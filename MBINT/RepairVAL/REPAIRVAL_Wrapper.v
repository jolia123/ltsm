==> flow/design.v <==
module REPAIRVAL_Module (
    input               CLK,
    input               rst_n,
    input               i_REPAIRCLK_end,
    input               i_VAL_Pattern_done,
    input [3:0]         i_Rx_SbMessage,
    input               i_Busy_SideBand,
    input               i_falling_edge_busy,
    input               i_VAL_Result_logged, 
    input               i_msg_valid,
    output reg          o_train_error_req,
    output reg          o_MBINIT_REPAIRVAL_Pattern_En,
    output reg          o_MBINIT_REPAIRVAL_Module_end,
    output reg [3:0]    o_TX_SbMessage,
    output reg          o_ValidOutDatat_Module
);
localparam MBINI_REPAIRVAL_init_req     = 4'b0001;
localparam MBINIT_REPAIRVAL_init_resp   = 4'b0010;
localparam MBINIT_REPAIRVAL_result_req  = 4'b0011;
localparam MBINIT_REPAIRVAL_result_resp = 4'b0100;
localparam MBINIT_REPAIRVAL_done_req    = 4'b0101;
localparam MBINIT_REPAIRVAL_done_resp   = 4'b0110;
localparam IDLE                   = 4'd0;
localparam SEND_INIT_REQUEST      = 4'd1;
localparam WAIT_BUSY_CLEAR_INIT  = 4'd2;
localparam WAIT_FOR_RESPONSE     = 4'd3;
localparam RUN_VALIDATION_PATTERN= 4'd4;
localparam WAIT_BUSY_CLEAR_RESULT= 4'd5;
localparam SEND_RESULT_REQUEST   = 4'd6;
localparam VERIFY_RESULT         = 4'd7;
localparam WAIT_BUSY_CLEAR_DONE  = 4'd8;
localparam SEND_DONE_REQUEST     = 4'd9;
localparam SEQUENCE_COMPLETE     = 4'd10;
reg [3:0] current_state,next_state;
always @(posedge CLK or negedge rst_n)
    if(!rst_n)
        current_state <= IDLE;
    else
        current_state <= next_state;
always @(*) begin
    next_state = current_state;
    case(current_state)
    IDLE:
        if(i_REPAIRCLK_end && ~i_Busy_SideBand)
            next_state = SEND_INIT_REQUEST;
    SEND_INIT_REQUEST:
        if(i_falling_edge_busy)
            next_state = WAIT_BUSY_CLEAR_INIT;
    WAIT_BUSY_CLEAR_INIT:
        if(~i_Busy_SideBand)
            next_state = WAIT_FOR_RESPONSE;
    WAIT_FOR_RESPONSE:
        if(i_Rx_SbMessage==MBINIT_REPAIRVAL_init_resp && i_msg_valid)
            next_state = RUN_VALIDATION_PATTERN;
        else if(i_Rx_SbMessage==MBINIT_REPAIRVAL_result_resp && i_msg_valid)
            next_state = VERIFY_RESULT;
        else if(i_Rx_SbMessage==MBINIT_REPAIRVAL_done_resp && i_msg_valid)
            next_state = SEQUENCE_COMPLETE;
    RUN_VALIDATION_PATTERN:
        if(i_VAL_Pattern_done)
            next_state = WAIT_BUSY_CLEAR_RESULT;
    WAIT_BUSY_CLEAR_RESULT:
        if(~i_Busy_SideBand)
            next_state = SEND_RESULT_REQUEST;
    SEND_RESULT_REQUEST:
        if(i_falling_edge_busy)
            next_state = WAIT_FOR_RESPONSE;
    VERIFY_RESULT:
        if(~i_VAL_Result_logged)
            next_state = IDLE;
        else
            next_state = WAIT_BUSY_CLEAR_DONE;
    WAIT_BUSY_CLEAR_DONE:
        if(~i_Busy_SideBand)
            next_state = SEND_DONE_REQUEST;
    SEND_DONE_REQUEST:
        if(i_falling_edge_busy)
            next_state = WAIT_FOR_RESPONSE;
    SEQUENCE_COMPLETE:
        if(~i_REPAIRCLK_end)
            next_state = IDLE;
    default:
        next_state = IDLE;
    endcase
end
always @(posedge CLK or negedge rst_n) begin
    if(!rst_n) begin
        o_train_error_req             <= 0;
        o_MBINIT_REPAIRVAL_Pattern_En <= 0;
        o_MBINIT_REPAIRVAL_Module_end <= 0;
        o_TX_SbMessage                <= 0;
        o_ValidOutDatat_Module        <= 0;
    end else begin
        o_train_error_req             <= 0;
        o_MBINIT_REPAIRVAL_Pattern_En <= 0;
        o_MBINIT_REPAIRVAL_Module_end <= 0;
        o_TX_SbMessage                <= 0;
        o_ValidOutDatat_Module        <= 0;
        case(next_state)
        SEND_INIT_REQUEST: begin
            o_ValidOutDatat_Module <= 1;
            o_TX_SbMessage         <= MBINI_REPAIRVAL_init_req;
        end
        RUN_VALIDATION_PATTERN:
            o_MBINIT_REPAIRVAL_Pattern_En <= 1;
        SEND_RESULT_REQUEST: begin
            o_ValidOutDatat_Module <= 1;
            o_TX_SbMessage         <= MBINIT_REPAIRVAL_result_req;
        end
        VERIFY_RESULT:
            if(~i_VAL_Result_logged)
                o_train_error_req <= 1;
        SEND_DONE_REQUEST: begin
            o_ValidOutDatat_Module <= 1;
            o_TX_SbMessage         <= MBINIT_REPAIRVAL_done_req;
        end
        SEQUENCE_COMPLETE:
            o_MBINIT_REPAIRVAL_Module_end <= 1;
        default:
        o_ValidOutDatat_Module        <= 0;
        endcase
    end
end
endmodule
module REPAIRVAL_ModulePartner (
    input  wire         CLK,
    input  wire         rst_n,
    input  wire         i_REPAIRCLK_end,
    input  wire         i_VAL_Result_logged, 
    input  wire [3:0]   i_Rx_SbMessage,
    input  wire         i_falling_edge_busy,
    input  wire         i_Busy_SideBand,
    input  wire         i_msg_valid,
    output reg          o_VAL_128Result_logged,
    output reg [3:0]    o_TX_SbMessage,
    output reg          o_MBINIT_REPAIRVAL_ModulePartner_end,
    output reg          o_ValidOutDatat_ModulePartner,
    output reg          o_enable_16_iterations
);
localparam IDLE                      = 4'd0;
localparam WAIT_INIT_REQUEST         = 4'd1;
localparam SEND_INIT_RESPONSE        = 4'd2;
localparam SEND_RESULT_RESPONSE      = 4'd3;
localparam SEND_DONE_RESPONSE        = 4'd4;
localparam SEQUENCE_COMPLETE         = 4'd5;
localparam WAIT_FOR_REQUEST          = 4'd6;
localparam WAIT_BUSY_CLEAR_INIT      = 4'd7;
localparam WAIT_BUSY_CLEAR_RESULT    = 4'd8;
localparam WAIT_BUSY_CLEAR_DONE      = 4'd9;
localparam MBINI_REPAIRVAL_init_req     = 4'b0001;
localparam MBINIT_REPAIRVAL_init_resp   = 4'b0010;
localparam MBINIT_REPAIRVAL_result_req  = 4'b0011;
localparam MBINIT_REPAIRVAL_result_resp = 4'b0100;
localparam MBINIT_REPAIRVAL_done_req    = 4'b0101;
localparam MBINIT_REPAIRVAL_done_resp   = 4'b0110;
reg [3:0] current_state, next_state;
reg val_result_latched;
always @(posedge CLK or negedge rst_n) begin
    if (!rst_n)
        current_state <= IDLE;
    else
        current_state <= next_state;
end
always @(posedge CLK or negedge rst_n) begin
    if (!rst_n)
        val_result_latched <= 1'b0;
    else if (current_state == WAIT_BUSY_CLEAR_RESULT && ~i_Busy_SideBand)
        val_result_latched <= i_VAL_Result_logged;
end
always @(*) begin
    next_state = current_state;  
    case(current_state)
        IDLE: begin
            if (i_REPAIRCLK_end)
                next_state = WAIT_INIT_REQUEST;
        end
        WAIT_INIT_REQUEST: begin
            if (~i_REPAIRCLK_end)
                next_state = IDLE;
            else if (i_Rx_SbMessage == MBINI_REPAIRVAL_init_req && i_msg_valid)
                next_state = WAIT_BUSY_CLEAR_INIT;
        end
        WAIT_BUSY_CLEAR_INIT: begin
            if (~i_REPAIRCLK_end)
                next_state = IDLE;
            else if (~i_Busy_SideBand)
                next_state = SEND_INIT_RESPONSE;
        end
        SEND_INIT_RESPONSE: begin
            if (~i_REPAIRCLK_end)
                next_state = IDLE;
            else if (i_falling_edge_busy)
                next_state = WAIT_FOR_REQUEST;
        end
        WAIT_FOR_REQUEST: begin
            if (~i_REPAIRCLK_end)
                next_state = IDLE;
            else if (i_Rx_SbMessage == MBINIT_REPAIRVAL_result_req && i_msg_valid)
                next_state = WAIT_BUSY_CLEAR_RESULT;
            else if (i_Rx_SbMessage == MBINIT_REPAIRVAL_done_req && i_msg_valid)
                next_state = WAIT_BUSY_CLEAR_DONE;
        end
        WAIT_BUSY_CLEAR_RESULT: begin
            if (~i_REPAIRCLK_end)
                next_state = IDLE;
            else if (~i_Busy_SideBand)
                next_state = SEND_RESULT_RESPONSE;
        end
        SEND_RESULT_RESPONSE: begin
            if (~i_REPAIRCLK_end)
                next_state = IDLE;
            else if (i_falling_edge_busy)
                next_state = WAIT_FOR_REQUEST;
        end
        WAIT_BUSY_CLEAR_DONE: begin
            if (~i_REPAIRCLK_end)
                next_state = IDLE;
            else if (~i_Busy_SideBand)
                next_state = SEND_DONE_RESPONSE;
        end
        SEND_DONE_RESPONSE: begin
            if (~i_REPAIRCLK_end)
                next_state = IDLE;
            else if (i_falling_edge_busy)
                next_state = SEQUENCE_COMPLETE;
        end
        SEQUENCE_COMPLETE: begin
            if (~i_REPAIRCLK_end)
                next_state = IDLE;
        end
        default: next_state = IDLE;
    endcase
end
always @(posedge CLK or negedge rst_n) begin
    if (!rst_n) begin
        o_ValidOutDatat_ModulePartner        <= 1'b0;
        o_VAL_128Result_logged               <= 1'b0;
        o_TX_SbMessage                       <= 4'b0000;
        o_MBINIT_REPAIRVAL_ModulePartner_end <= 1'b0;
        o_enable_16_iterations               <= 1'b0;
    end else begin
        o_ValidOutDatat_ModulePartner        <= 1'b0;
        o_VAL_128Result_logged               <= 1'b0;
        o_TX_SbMessage                       <= 4'b0000;
        o_MBINIT_REPAIRVAL_ModulePartner_end <= 1'b0;
        o_enable_16_iterations               <= 1'b1;
        case(next_state)
            SEND_INIT_RESPONSE: begin
                o_ValidOutDatat_ModulePartner <= 1'b1;
                o_TX_SbMessage                <= MBINIT_REPAIRVAL_init_resp;
            end
            SEND_RESULT_RESPONSE: begin
                o_ValidOutDatat_ModulePartner <= 1'b1;
                o_TX_SbMessage                <= MBINIT_REPAIRVAL_result_resp;
                o_VAL_128Result_logged        <= val_result_latched; 
            end
            SEND_DONE_RESPONSE: begin
                o_ValidOutDatat_ModulePartner <= 1'b1;
                o_TX_SbMessage                <= MBINIT_REPAIRVAL_done_resp;
            end
            SEQUENCE_COMPLETE: begin
                o_MBINIT_REPAIRVAL_ModulePartner_end <= 1'b1;
            end
        endcase
    end
end
endmodule
module REPAIRVAL_Wrapper (
    input wire          CLK,
    input wire          rst_n,
    input wire          i_REPAIRCLK_end,
    input wire          i_VAL_Pattern_done,
    input wire [3:0]    i_Rx_SbMessage,
    input wire          i_msg_valid,
    input wire          i_falling_edge_busy,
    input wire          i_VAL_Result_logged_RXSB,
    input wire          i_VAL_Result_logged_COMB,
    output wire         o_train_error_req,
    output wire         o_MBINIT_REPAIRVAL_Pattern_En,
    output wire         o_MBINIT_REPAIRVAL_end,
    output wire [3:0]   o_TX_SbMessage,
    output wire         o_VAL_128Result_logged,
    output wire         o_enable_16_iterations,
    output wire         o_ValidOutData
);
wire module_train_error_req;
wire module_pattern_enable;
wire o_MBINIT_REPAIRVAL_Module_end;
wire module_valid_tx_data;
wire [3:0] module_tx_message;
wire partner_validation_result_status;
wire o_MBINIT_REPAIRVAL_ModulePartner_end;
wire partner_valid_tx_data;
wire partner_enable_16_iterations;
wire [3:0] partner_tx_message;
REPAIRVAL_Module u_repairval_module (
    .CLK                            (CLK),
    .rst_n                          (rst_n),
    .i_REPAIRCLK_end                (i_REPAIRCLK_end),
    .i_VAL_Pattern_done             (i_VAL_Pattern_done),
    .i_Rx_SbMessage                 (i_Rx_SbMessage),
    .i_Busy_SideBand                (partner_valid_tx_data),
    .i_msg_valid                    (i_msg_valid),
    .i_falling_edge_busy            (i_falling_edge_busy),
    .i_VAL_Result_logged            (i_VAL_Result_logged_RXSB),
    .o_train_error_req              (module_train_error_req),
    .o_MBINIT_REPAIRVAL_Pattern_En  (module_pattern_enable),
    .o_MBINIT_REPAIRVAL_Module_end  (o_MBINIT_REPAIRVAL_Module_end),
    .o_TX_SbMessage                 (module_tx_message),
    .o_ValidOutDatat_Module         (module_valid_tx_data)
);
REPAIRVAL_ModulePartner u_repairval_partner (
    .CLK                                    (CLK),
    .rst_n                                  (rst_n),
    .i_REPAIRCLK_end                        (i_REPAIRCLK_end),
    .i_VAL_Result_logged                    (i_VAL_Result_logged_COMB),
    .i_Rx_SbMessage                         (i_Rx_SbMessage),
    .i_msg_valid                            (i_msg_valid),
    .i_falling_edge_busy                    (i_falling_edge_busy),
    .i_Busy_SideBand                        (module_valid_tx_data),
    .o_VAL_128Result_logged                 (partner_validation_result_status),
    .o_TX_SbMessage                         (partner_tx_message),
    .o_MBINIT_REPAIRVAL_ModulePartner_end   (o_MBINIT_REPAIRVAL_ModulePartner_end),
    .o_ValidOutDatat_ModulePartner          (partner_valid_tx_data),
    .o_enable_16_iterations                 (partner_enable_16_iterations)
);
assign o_TX_SbMessage = partner_valid_tx_data ? partner_tx_message :
                        module_valid_tx_data  ? module_tx_message  : 4'b0000;
assign o_MBINIT_REPAIRVAL_end = o_MBINIT_REPAIRVAL_Module_end && o_MBINIT_REPAIRVAL_ModulePartner_end;
assign o_train_error_req              = module_train_error_req;
assign o_MBINIT_REPAIRVAL_Pattern_En  = module_pattern_enable;
assign o_VAL_128Result_logged         = partner_validation_result_status;
assign o_enable_16_iterations         = partner_enable_16_iterations;
assign o_ValidOutData                 = partner_valid_tx_data || module_valid_tx_data;
endmodule
**Reports on REPAIRVAL_Wrapper**

The steps from the RTL of REPAIRVAL_Wrapper to its reports follow in flow order.
Line numbers count from 1 in the design file above.
Operators carry their Yosys type and port widths (W data, S select, Z words).
Library cell names are shortened.
The mark n/a stands for no value.

- Design top: REPAIRVAL_Wrapper
- Clock port: CLK
- Cell library: sky130hd
- Library corner: tt_025C_1v80

**Elaborated design**

Source: Yosys, flattened and elaborated, memories not mapped. Widths are those after wreduce; folded enables and synchronous resets count as part of the registers. Registers that Yosys merges into a memory's read port (data or address) are not register bits. Print and check cells do not count. Equal cells are merged and count once.

- Flip-flop bits (word level): 25
- Input port bits: 12
- Output and inout bits: 10
- Elaborated cells: 109

- Equality and inequality tests: 35
- Multiplexer cells: 43
- Bitwise logic cells: 2
- Reductions and logical operators: 16

Operators by type and width:

| cell | count |
|---|---|
| $mux W4 | 31 |
| $eq A4 B3 Y1 const B | 16 |
| $pmux W4 S10 | 1 |
| $pmux W4 S9 | 1 |
| $eq A4 B2 Y1 const B | 8 |
| $eq A4 B4 Y1 const B | 7 |
| $pmux W3 S3 | 2 |
| $eq A4 B1 Y1 const B | 4 |
| $logic_and A1 B1 Y1 | 9 |
| $logic_not A4 Y1 | 2 |
| $mux W1 | 8 |
| $reduce_or A3 Y1 | 2 |
| $reduce_or A2 Y1 | 2 |
| $not A1 Y1 | 2 |
| $logic_or A1 B1 Y1 | 1 |

**Longest topological paths**

Yosys ltp: most cells in a row. Word level: on the elaborated netlist, between registers, memories and ports. Mapped: between sequential cells and ports; inverters and the memories' decode and read muxes count.

- Depth after elaboration: 9
- ABC_AREA: 0
- Mapped depth: 5
- Depth with buffers taken out: 4

**After synthesis**

The flow's flattened synthesis, as Yosys stat reports it; memories are mapped. The netlist is that of the ABC_AREA named above (0 if unset); the other value can give another one.
The area totals of this step are shown rounded.

Cell types:

| cell | count | area in all (um^2) |
|---|---|---|
| dfrtp_1 | 33 | 825.792 |
| dfstp_2 | 2 | 52.55 |
| nor2b_1 | 8 | 50.048 |
| nand2_1 | 13 | 48.797 |
| nor2_1 | 11 | 41.29 |
| inv_1 | 10 | 37.536 |
| nand2b_1 | 6 | 37.536 |
| a22o_1 | 4 | 35.034 |
| o21ai_0 | 6 | 30.029 |
| a2111oi_4 | 1 | 27.526 |
| o41ai_4 | 1 | 27.526 |
| a21oi_1 | 5 | 25.024 |
| and2_1 | 4 | 25.024 |
| a32o_1 | 2 | 20.019 |
| nand3b_4 | 1 | 20.019 |
| o32ai_1 | 2 | 17.517 |
| a21o_1 | 2 | 15.014 |
| buf_4 | 2 | 15.014 |

Other cell types: 37; their cells: 46.

- Standard cells after synthesis: 159
- Cell area after synthesis: 1720 um^2
- Sequential area: 878 um^2
- Flip-flops: 35
- Buffers: 5

The figures by module come from a second, unflattened synthesis with its own total; it is not the netlist above.

- Cells (unflattened synthesis): 159
- Area total of the unflattened synthesis: 1620 um^2

Each row is one instance without its submodules.

Modules:

| module | instances | cells | area (um^2) | seq. area (um^2) |
|---|---|---|---|---|
| REPAIRVAL_Module | 1 | 78 | 788 | 427 |
| REPAIRVAL_ModulePartner | 1 | 70 | 772 | 427 |
| REPAIRVAL_Wrapper | 1 | 11 | 63.8 | 0.0 |

**Timing after synthesis**

OpenSTA on the mapped netlist: ideal clock, no wires. The path of least setup slack (recovery checks aside). Input and output delay are each 20% of the period. Register names are those of the netlist, which keeps one name where synthesis merged equal registers.

- Path kind: input-to-reg
- Start point: input port i_falling_edge_busy
- End point: register u_repairval_partner.o_TX_SbMessage[2]
- Clock period: 3.05 ns
- Input delay: 0.610 ns
- Library setup time: 0.078 ns
- Time at the first pin: 0.610 ns
- Arrival: 1.627 ns
- Required time: 2.972 ns
- Slack: 1.345 ns
- Path delay: 1.095 ns
- Stages: 5
- Buffers on the path: 1
- Period reached after synthesis: 1.705 ns

"path delay" is the arrival time less input delay plus setup time.
"stages" counts driving pins, that of a launching flip-flop among them; a cell with two outputs on the path counts twice.
"period reached after synthesis" = period - worst setup slack (recovery checks aside). The figure is calculated, with input and output delays left at 20% of the set period.
The rows between start and end are the longest chain of elaborated cells between them; the timing report does not say that the signal goes this way. Where chains are equally long, one stands for them.
Each line given opens the expression or statement behind the cell; cells for indexed reads and writes are added by Yosys, which also makes memories of some case tables.
At most two assigning lines are given for a register; there are more.

- Path through: buf_6 > a21o_1 > o41ai_4 > o211ai_1 > a21oi_1
- Cells in the longest elaborated chain: 5
- Elaborated cells between the ends (all ways): 9
- Classes of those cells: eq/ne: 3; mux: 6

RTL lines, path post-synthesis:

| item | RTL line | source |
|---|---|---|
| start: declaration | 275 | `input wire          i_falling_edge_busy,` |
| $mux W4 | 224 | `else if (i_falling_edge_busy)` |
| $mux W4 | 222 | `if (~i_REPAIRCLK_end)` |
| $pmux W4 S9 | 172 | `case(current_state)` |
| $eq A4 B3 Y1 | 247 | `case(next_state)` |
| $pmux W3 S3 | 247 |  |
| end: assignment | 250 | `o_TX_SbMessage                <= MBINIT_REPAIRVAL_init_resp;` |
| end: assignment | 254 | `o_TX_SbMessage                <= MBINIT_REPAIRVAL_result_resp;` |
| end: declaration | 135 | `output reg [3:0]    o_TX_SbMessage,` |

**Path in the finished layout**

Path of least setup slack in the final report of flow run B (OpenROAD, finished layout, wires in). Where an end is a register, its clock arrival counts in the times.

- Path kind: reg-to-output
- Start point: register u_repairval_module.o_ValidOutDatat_Module
- End point: output port o_TX_SbMessage[0]
- Clock period: 2.52 ns
- External output delay: 0.50 ns
- Time at the first pin: 0.29 ns
- Arrival: 1.78 ns
- Required time: 2.02 ns
- Slack: 0.23 ns
- Stages: 4
- Buffers on the path: 1

The rows between start and end are the longest chain of elaborated cells between them; the timing report does not say that the signal goes this way. Where chains are equally long, one stands for them.
At most two assigning lines are given for a register; there are more.

- Path through: dfrtp_1 > nor2b_1 > and2_1 > clkdlybuf4s50_1
- Cells in the longest elaborated chain: 2
- Elaborated cells between the ends (all ways): 2
- RTL lines with such cells: 2
- Classes of those cells: mux: 2

RTL lines, path after layout:

| item | RTL line | source |
|---|---|---|
| start: declaration | 15 | `output reg          o_ValidOutDatat_Module` |
| start: assignment | 92 | `o_ValidOutDatat_Module        <= 0;` |
| start: assignment | 98 | `o_ValidOutDatat_Module        <= 0;` |
| $mux W4 | 328 | `module_valid_tx_data  ? module_tx_message  : 4'b0000;` |
| $mux W4 | 327 | `assign o_TX_SbMessage = partner_valid_tx_data ? partner_tx_message :` |
| end: declaration | 281 | `output wire [3:0]   o_TX_SbMessage,` |

## Implementation results

Design REPAIRVAL_Wrapper on sky130hd. What follows are 2 stored runs of the flow, each under its own settings; their order means nothing. The constraints put input and output delay at 20% of the set period each and load the outputs with 0.01 pF.
By "clock period reached" is meant the clock period of the run minus its worst setup slack. This is arithmetic on one report: input and output delays are still those of the set period (20% each).
"worst setup path time" means the part of the period allowed to the worst setup path (the constraints hold back 20% at inputs and 20% at outputs) less its slack; where the path has registers, the arrival times of their clocks count too.
By "total power after layout" is meant OpenSTA's value without simulated activity: inputs other than the clock are taken to toggle once in ten clock periods, and the tool carries that through the logic.
Measured values are rounded.
Among the settings, - means not set for that run.
Results: - = not shown.

| item | flow run A | flow run B |
|---|---|---|
| period_ns | 2.45 | 2.52 |
| CORE_UTILIZATION | 49 | 54 |
| SETUP_SLACK_MARGIN | 0.28 | - |
| PLACE_DENSITY_LB_ADDON | 0.3 | 0.16 |
| CORE_ASPECT_RATIO | 0.77 | 1.36 |
| CELL_PAD_IN_SITES_DETAIL_PLACEMENT | 2 | 0 |
| GPL_TIMING_DRIVEN | 0 | - |
| GPL_ROUTABILITY_DRIVEN | 0 | - |
| SLEW_MARGIN | 20 | 0 |
| CAP_MARGIN | 20 | 0 |
| CORE_MARGIN | 2 | 2 |
| CTS_CLUSTER_SIZE | - | 43 |
| post-synthesis cell area (um^2) | - | 1720 |
| die size (um^2) | - | 3650 |
| standard-cell area after routing (um^2) | - | 2060 |
| post-layout utilization | - | 0.689 |
| lowest setup slack (ns) | - | 0.233 |
| total negative slack on setup checks (ns) | - | 0.000 |
| smallest hold slack (ns) | - | 0.488 |
| total power after layout (mW) | - | 1.31 |
| clock period reached (ns) | - | 2.287 |
| worst setup path time (ns) | - | 1.78 |
| worst setup path type | - | reg-to-output |

Flow run A: not finished: clock tree synthesis ended with error DPL-0033
