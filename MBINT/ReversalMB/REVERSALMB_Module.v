==> flow/design.v <==
module REVERSALMB_Module (   
    input               CLK,
    input               rst_n,
    input               i_MBINIT_REPAIRVAL_end,
    input               i_REVERSAL_done,  
    input [3:0]         i_Rx_SbMessage,
    input               i_Busy_SideBand,  
    input               i_msg_valid,
    input               i_LaneID_Pattern_done, 
    input               i_falling_edge_busy, 
    input [15:0]        i_REVERSAL_Result_SB,  
    input               i_Start_Repeater, 
    output reg [1:0]    o_MBINIT_REVERSALMB_LaneID_Pattern_En, 
    output reg          o_MBINIT_ApplyReversal_En,       
    output reg          o_MBINIT_REVERSALMB_Module_end,
    output reg [3:0]    o_TX_SbMessage,
    output reg          o_tx_data_valid_reversal,
    output              o_train_error_req_reversalmb,
    output reg          o_Second_Clear_Error_Req,
    output reg          apply_repeater
);
integer  i;
reg [4:0] one_count;
reg DONE_CHECK;
reg [3:0] CS, NS;    
reg handle_error_req;
reg [1:0] clear_req_count;
localparam MBINIT_REVERSALMB_init_req           = 4'b0001; 
localparam MBINIT_REVERSALMB_init_resp          = 4'b0010; 
localparam MBINIT_REVERSALMB_clear_error_req    = 4'b0011; 
localparam MBINIT_REVERSALMB_clear_error_resp   = 4'b0100; 
localparam MBINIT_REVERSALMB_result_req         = 4'b0101; 
localparam MBINIT_REVERSALMB_result_resp        = 4'b0110; 
localparam MBINIT_REVERSALMB_done_req           = 4'b0111; 
localparam MBINIT_REVERSALMB_done_resp          = 4'b1000; 
localparam IDLE                                     = 0;
localparam SEND_REVERSAL_INIT_REQUEST               = 1;
localparam SEND_CLEAR_ERROR_REQUEST                 = 2;
localparam GENERATE_LANEID_PATTERN                  = 3;
localparam SEND_RESULT_REQUEST                      = 4;
localparam EVALUATE_REVERSAL_RESULT                 = 5;
localparam APPLY_LANE_REVERSAL                      = 6;
localparam SEND_DONE_REQUEST                        = 7;
localparam REVERSAL_COMPLETE                        = 8;
localparam WAIT_FOR_RESPONSE                        = 9;
localparam WAIT_BUSY_CLEAR_FOR_ERROR_REQ            = 10;
localparam WAIT_BUSY_CLEAR_FOR_RESULT_REQ           = 11;
localparam WAIT_BUSY_CLEAR_FOR_DONE_REQ             = 12;
assign o_train_error_req_reversalmb = (CS == EVALUATE_REVERSAL_RESULT && one_count < 8 && DONE_CHECK && handle_error_req);
wire entering_clear_error_req = (NS == SEND_CLEAR_ERROR_REQUEST) && (CS != SEND_CLEAR_ERROR_REQUEST);
always @(posedge CLK or negedge rst_n) begin
    if (!rst_n) begin
        clear_req_count        <= 2'd0;
        o_Second_Clear_Error_Req <= 1'b0;
    end else begin
        if (~i_MBINIT_REPAIRVAL_end) begin
            clear_req_count        <= 2'd0;
            o_Second_Clear_Error_Req <= 1'b0;
        end else if (entering_clear_error_req) begin
            if (clear_req_count < 2'd2)
                clear_req_count <= clear_req_count + 1'b1;
            if (clear_req_count == 2'd1)
                o_Second_Clear_Error_Req <= 1'b1;
            else
                o_Second_Clear_Error_Req <= 1'b0;
        end 
    end
end
always @(posedge CLK or negedge rst_n) begin
    if (!rst_n) begin
        CS <= IDLE;
    end else begin
        CS <= NS;
    end
end
always @(*) begin
    NS = CS;  
    case (CS)
        IDLE: begin
            if (i_MBINIT_REPAIRVAL_end && ~i_Busy_SideBand) NS = SEND_REVERSAL_INIT_REQUEST;
        end
        SEND_REVERSAL_INIT_REQUEST: begin
            if (~i_MBINIT_REPAIRVAL_end) NS = IDLE;
            else if (i_falling_edge_busy) NS = WAIT_FOR_RESPONSE;
        end
        WAIT_FOR_RESPONSE: begin
            if (~i_MBINIT_REPAIRVAL_end) NS = IDLE;
            else if (i_Rx_SbMessage == MBINIT_REVERSALMB_init_resp && i_msg_valid  || (i_Start_Repeater && ~o_Second_Clear_Error_Req)) NS = WAIT_BUSY_CLEAR_FOR_ERROR_REQ;
            else if (i_Rx_SbMessage == MBINIT_REVERSALMB_clear_error_resp && i_msg_valid) NS = GENERATE_LANEID_PATTERN;            
            else if (i_Rx_SbMessage == MBINIT_REVERSALMB_result_resp && i_msg_valid) NS = EVALUATE_REVERSAL_RESULT;
            else if (i_Rx_SbMessage == MBINIT_REVERSALMB_done_resp && i_msg_valid)  NS = REVERSAL_COMPLETE;
        end
        WAIT_BUSY_CLEAR_FOR_ERROR_REQ: begin
            if (~i_MBINIT_REPAIRVAL_end) NS = IDLE;
            else if (~i_Busy_SideBand) NS = SEND_CLEAR_ERROR_REQUEST;
        end
        SEND_CLEAR_ERROR_REQUEST: begin
            if (~i_MBINIT_REPAIRVAL_end) NS = IDLE;
            else if (i_falling_edge_busy) NS = WAIT_FOR_RESPONSE;
        end
        GENERATE_LANEID_PATTERN: begin
            if (~i_MBINIT_REPAIRVAL_end) NS = IDLE;
            else if (i_LaneID_Pattern_done) NS = WAIT_BUSY_CLEAR_FOR_RESULT_REQ;            
        end
        WAIT_BUSY_CLEAR_FOR_RESULT_REQ : begin
            if (~i_MBINIT_REPAIRVAL_end) NS = IDLE;
            else if (~i_Busy_SideBand) NS = SEND_RESULT_REQUEST;
        end
        SEND_RESULT_REQUEST: begin
            if (~i_MBINIT_REPAIRVAL_end) NS = IDLE;
            else if (i_falling_edge_busy) NS = WAIT_FOR_RESPONSE;     
        end
        EVALUATE_REVERSAL_RESULT: begin
            if (~i_MBINIT_REPAIRVAL_end) NS = IDLE; 
            else if (DONE_CHECK) begin
                if (one_count > 8) 
                    NS = WAIT_BUSY_CLEAR_FOR_DONE_REQ;
                else if (!handle_error_req) 
                    NS = APPLY_LANE_REVERSAL;
                else
                 NS = WAIT_BUSY_CLEAR_FOR_DONE_REQ;
            end
        end
        WAIT_BUSY_CLEAR_FOR_DONE_REQ: begin
            if (~i_MBINIT_REPAIRVAL_end) NS = IDLE;
            else if (~i_Busy_SideBand) NS = SEND_DONE_REQUEST;
        end
        APPLY_LANE_REVERSAL: begin
            if (~i_MBINIT_REPAIRVAL_end) NS = IDLE;
            else if (i_REVERSAL_done) NS = WAIT_BUSY_CLEAR_FOR_ERROR_REQ;
        end
        SEND_DONE_REQUEST: begin
            if (~i_MBINIT_REPAIRVAL_end) NS = IDLE;
            else if (i_falling_edge_busy) NS = WAIT_FOR_RESPONSE; 
        end
        REVERSAL_COMPLETE: begin
            if (~i_MBINIT_REPAIRVAL_end) NS = IDLE;
        end
        default: begin
            NS = IDLE;
        end
    endcase
end
always @(*) begin
    one_count = 0;   
    for (i = 0; i < 16; i = i + 1) begin
        one_count = one_count + i_REVERSAL_Result_SB[i];  
    end
    DONE_CHECK = 1;  
end
always @(posedge CLK or negedge rst_n) begin
    if (!rst_n) begin
        o_MBINIT_REVERSALMB_LaneID_Pattern_En <= 0;
        o_MBINIT_ApplyReversal_En  <= 0;
        o_MBINIT_REVERSALMB_Module_end        <= 0;
        o_TX_SbMessage                        <= 4'b0000;
        o_tx_data_valid_reversal                <= 0;
        handle_error_req                      <= 0;
        apply_repeater <= 0; 
    end else begin
        o_MBINIT_REVERSALMB_LaneID_Pattern_En <= 0;
        o_MBINIT_ApplyReversal_En  <= 0;
        o_MBINIT_REVERSALMB_Module_end        <= 0;
        o_TX_SbMessage                        <= 4'b0000;
        o_tx_data_valid_reversal                <= 0;
        apply_repeater <=0;
        case (NS)
            SEND_REVERSAL_INIT_REQUEST: begin
                o_tx_data_valid_reversal <= 1'b1;
                o_TX_SbMessage <= MBINI_REVERSALMB_init_req;
            end
            SEND_CLEAR_ERROR_REQUEST: begin
                o_tx_data_valid_reversal <= 1'b1;
                o_TX_SbMessage <= MBINIT_REVERSALMB_clear_error_req;
            end       
            GENERATE_LANEID_PATTERN: begin
                o_MBINIT_REVERSALMB_LaneID_Pattern_En <= 2'b11;  
            end
            SEND_RESULT_REQUEST: begin
                o_tx_data_valid_reversal <= 1'b1;
                o_TX_SbMessage <= MBINIT_REVERSALMB_result_req;
            end
            APPLY_LANE_REVERSAL: begin
                o_MBINIT_ApplyReversal_En <= 1'b1;
                handle_error_req <= 1;
                apply_repeater <=1;
            end
            SEND_DONE_REQUEST: begin
                o_tx_data_valid_reversal <= 1'b1;
                o_TX_SbMessage <= MBINIT_REVERSALMB_done_req;
            end
            REVERSAL_COMPLETE: begin
                o_MBINIT_REVERSALMB_Module_end <= 1;
            end
            default: begin
                o_MBINIT_REVERSALMB_LaneID_Pattern_En <= 0;
                o_MBINIT_ApplyReversal_En  <= 0;
                o_MBINIT_REVERSALMB_Module_end        <= 0;
                o_TX_SbMessage                        <= 4'b0000;
                o_tx_data_valid_reversal                <= 0;   
                apply_repeater <=0;
            end
        endcase
    end
end
endmodule
Reports on REVERSALMB_Module. What the tools print for REVERSALMB_Module, step after step. Line numbers count from 1 in the design file above. Operators carry their Yosys type and port widths (W data, S select, Z words). Cell names lack the library's common part. The mark n/a stands for no value.

Top module: REVERSALMB_Module. Clock: CLK. Library: sky130hd. Corner: tt_025C_1v80.

Word level. Yosys after proc, flatten, opt, wreduce and memory -nomap, before mapping. Memory bits, and registers merged into a memory's read port (data or address), are not among the register bits. Print and check cells are not counted. Equal cells are merged and count once.

Under bitwise operators stands 2. For multiplexer cells the number is 34. Reduce/logical cells: 14. Equality and inequality tests: 27. For magnitude comparators the number is 3. The figure for $add $sub $neg is 16.

Operator list (number): $mux W4 (22); $add A5 B1 Y5 (11); $pmux W4 S10 (1); $eq A4 B3 Y1 const B (9); $eq A4 B4 Y1 const B (7); $eq A4 B2 Y1 const B (5); $pmux W3 S4 (1); $logic_and A1 B1 Y1 (9); $eq A4 B1 Y1 const B (2); $reduce_or A4 Y1 (2); $mux W2 (4); $mux W1 (6); $add A4 B1 Y5 (1); $gt A5 B4 Y1 const B (1); $lt A5 B4 Y1 const B (1); $ne A2 B1 Y1 const B (2); $add A3 B1 Y4 (1); $ne A4 B2 Y1 const B (1); $logic_not A4 Y1 (1); $add A2 B1 Y3 (1); $add A1 B1 Y2 (1); $not A1 Y1 (2); $add A2 B1 Y2 const B (1); $eq A2 B1 Y1 const B (1); $lt A2 B2 Y1 const B (1); $reduce_and A2 Y1 (1); $logic_or A1 B1 Y1 (1).

Elaborated cells: 105. The figure for input port bits is 29. Output and inout port bits: 12. The entry for register bits after elaboration reads 16.

Depth. Depth = most cells in a row (Yosys ltp): at word level without a register or memory, in the mapped netlist without a sequential cell, where the memories' decode and read muxes count.

Depth in word-level cells: 23. Under ABC_AREA stands 0. For gate-level depth with buffers the number is 16. Under depth with buffers taken out stands 16.

After synthesis. Yosys stat after the flow's synthesis: flattened, memories mapped to cells. It holds for the ABC_AREA given above (unset counts as 0); a run with the other value may have another netlist. Totals and module areas in this step are rounded.

Cells by type: dfrtp_1 (number 23, area in all 575.552 um^2); fa_1 (number 10, area in all 200.192 um^2); inv_1 (number 37, area in all 138.883 um^2); ha_1 (number 6, area in all 75.072 um^2); nor2b_1 (number 10, area in all 62.56 um^2); nor2_1 (number 16, area in all 60.058 um^2); a2111oi_4 (number 2, area in all 55.053 um^2); nand2_1 (number 14, area in all 52.55 um^2); o21ai_0 (number 7, area in all 35.034 um^2); nand3_1 (number 6, area in all 30.029 um^2); dfstp_2 (number 1, area in all 26.275 um^2); and4bb_1 (number 2, area in all 25.024 um^2); buf_4 (number 3, area in all 22.522 um^2); a21oi_1 (number 4, area in all 20.019 um^2); nor3_1 (number 4, area in all 20.019 um^2); and2_1 (number 3, area in all 18.768 um^2); a21o_2 (number 2, area in all 17.517 um^2); a21o_1 (number 2, area in all 15.014 um^2).

Not listed: further types 37, cells in them 40.

The figure for area of sequential cells is 602 um^2. The entry for cells in the netlist reads 192. Cell area after synthesis: 1810 um^2. Mapped flip-flops: 24. The figure for buffers is 5.

Timing after synthesis. Path of least setup slack by OpenSTA after synthesis, without wires, with an ideal clock, recovery checks aside; 20% of the period is set as input and as output delay. Where synthesis merged equal registers, the netlist keeps one of their names.

Kind: input to output. Start: in i_REVERSAL_Result_SB[0]. End: out o_train_error_req_reversalmb. External output delay: 1888 ps. The entry for input delay reads 1888 ps. The entry for clock period reads 9440 ps. Under driving pins on the path stands 11. The entry for time at the first pin reads 1888 ps. The figure for path delay is 3031 ps. The figure for setup slack is 2633 ps. Under data required time stands 7552 ps. Under data arrival time stands 4919 ps. Under buffers on the path stands 0. The figure for synthesis period reached is 6807 ps.

"path delay" is the arrival time less input delay plus setup time. A path that ends at an output port has no setup time. "driving pins on the path" counts driving pins, that of a launching flip-flop among them; a cell with two outputs on the path counts twice. "synthesis period reached" = period - worst setup slack (recovery checks aside). The figure is calculated, with input and output delays left at 20% of the set period. The rows between start and end are the longest chain of elaborated cells between them; the timing report does not say that the signal goes this way. Where chains are equally long, one stands for them. A line is the first line of the expression or statement that the cell stems from. Yosys adds cells for indexed reads and writes and turns some case tables into memories.

Cells stage by stage: inv_1 fa_1 fa_1 fa_1 fa_1 inv_1 ha_1 a21o_1 a21oi_1 a21oi_1 nor3_1. For cells in the longest elaborated chain the number is 18. The figure for elaborated cells on any way between the ends is 18. Source lines of those cells: 2. Those cells by class: add/sub (15); compare (1); reduce/logical (2).

RTL lines, path after synthesis: start, declared (RTL line 11) `input [15:0]        i_REVERSAL_Result_SB,`; $add A1 B1 Y2 (RTL line 147) `one_count = one_count + i_REVERSAL_Result_SB[i];`; $add A2 B1 Y3 (RTL line 147); $add A3 B1 Y4 (RTL line 147); $add A4 B1 Y5 (RTL line 147); $add A5 B1 Y5 (11 in a row) (RTL line 147); $lt A5 B4 Y1 (RTL line 49); $logic_and A1 B1 Y1 (2 in a row) (RTL line 49); end, declared (RTL line 18) `output              o_train_error_req_reversalmb,`.

Timing after layout. From the final timing report of stored run 1: the path of least setup slack in the routed layout; clock arrival at registers is part of the times. The report prints the path's times to 10 ps; the period is as set.

Kind: input to register. Start: in i_REVERSAL_Result_SB[1]. End: reg clear_req_count[0]. The entry for input delay reads 1070 ps. Under driving pins on the path stands 17. Under setup time stands 70 ps. Under buffers on the path stands 1. The figure for setup slack is -60 ps. The entry for clock period reads 5370 ps. Under data required time stands 5570 ps. Under data arrival time stands 5620 ps. The entry for time at the first pin reads 1070 ps.

The rows between start and end are the longest chain of elaborated cells between them; the timing report does not say that the signal goes this way. Where chains are equally long, one stands for them. A register here has more assigning lines than the two given.

Cells stage by stage: buf_6 inv_2 fa_1 fa_2 fa_2 fa_1 inv_2 ha_4 inv_2 fa_2 nor2b_4 a31o_2 o311a_1 a311o_2 or4b_4 or3_4 a21oi_2. For cells in the longest elaborated chain the number is 23. The figure for elaborated cells on any way between the ends is 25. Those cells by class: add/sub (15); compare (1); eq/ne (2); mux (5); reduce/logical (2).

RTL lines, path post-layout: start, declared (RTL line 11) `input [15:0]        i_REVERSAL_Result_SB,`; $add A1 B1 Y2 (RTL line 147) `one_count = one_count + i_REVERSAL_Result_SB[i];`; $add A2 B1 Y3 (RTL line 147); $add A3 B1 Y4 (RTL line 147); $add A4 B1 Y5 (RTL line 147); $add A5 B1 Y5 (11 in a row) (RTL line 147); $gt A5 B4 Y1 (RTL line 116) `if (one_count > 8)`; $mux W4 (RTL line 116); $mux W4 (RTL line 114) `if (~i_MBINIT_REPAIRVAL_end) NS = IDLE;`; $pmux W4 S10 (RTL line 78) `case (CS)`; $eq A4 B2 Y1 (RTL line 50) `wire entering_clear_error_req = (NS == SEND_CLEAR_ERROR_REQUEST) && (CS != SEND_CLEAR_ERROR_REQUEST);`; $logic_and A1 B1 Y1 (RTL line 50); $mux W2 (RTL line 59) `end else if (entering_clear_error_req) begin`; $mux W2 (RTL line 56) `if (~i_MBINIT_REPAIRVAL_end) begin`; end, assigned (RTL line 57) `clear_req_count        <= 2'd0;`; end, assigned (RTL line 61) `clear_req_count <= clear_req_count + 1'b1;`; end, declared (RTL line 27) `reg [1:0] clear_req_count;`.

## Implementation results

Measured data: module REVERSALMB_Module, platform sky130hd, 2 stored runs of the flow under differing settings, order arbitrary. Input and output delays are each 20% of the period that was set; the output load is 0.01 pF. "period reached": clock period set for the run, less the worst setup slack. It is reckoned from that one timing run; input and output delays stay at 20% of the period that was set. "worst setup path time" means the part of the period allowed to the worst setup path (the constraints hold back 20% at inputs and 20% at outputs) less its slack; where the path has registers, the arrival times of their clocks count too. "total power after layout" rests on the timing tool's default activity at the inputs, not on a simulated workload. "worst setup path time" is given in steps of 10 ps. Measured values are rounded.

Stored run 1 has these settings: period_ns 5.37; CORE_UTILIZATION 47; PLACE_DENSITY_LB_ADDON 0.18; HOLD_SLACK_MARGIN 0.2; CORE_ASPECT_RATIO 1.17; CORE_MARGIN 8; CELL_PAD_IN_SITES_GLOBAL_PLACEMENT 1; GPL_ROUTABILITY_DRIVEN 0; CTS_CLUSTER_SIZE 68; MIN_ROUTING_LAYER met1; MAX_ROUTING_LAYER met4; CAP_MARGIN 20; SLEW_MARGIN 20. The synthesized cell area stands at 1810 um^2. The die size comes to 6090 um^2. The std-cell area (final layout) comes to 2470 um^2. For the post-layout utilization the run shows 0.664. The measured lowest setup slack is -57 ps. The measured total negative slack is -108 ps. The post-route worst hold slack is 475 ps. For the total power after layout the run shows 0.000679 W. The measured period reached is 5427 ps. The worst setup path time stands at 4350 ps. Kind of the worst setup path: input to register.

Stored run 2 has these settings: period_ns 6.13; SETUP_SLACK_MARGIN -0.33; CAP_MARGIN 20; CORE_MARGIN 2; CORE_UTILIZATION 40; SLEW_MARGIN 20. The synthesized cell area stands at 1810 um^2. The die size comes to 5070 um^2. The std-cell area (final layout) comes to 2350 um^2. For the post-layout utilization the run shows 0.54. The measured lowest setup slack is 100 ps. The measured total negative slack is 0 ps. The post-route worst hold slack is 472 ps. For the total power after layout the run shows 0.00054 W. The measured period reached is 6030 ps. The worst setup path time stands at 3580 ps. Kind of the worst setup path: input to output.
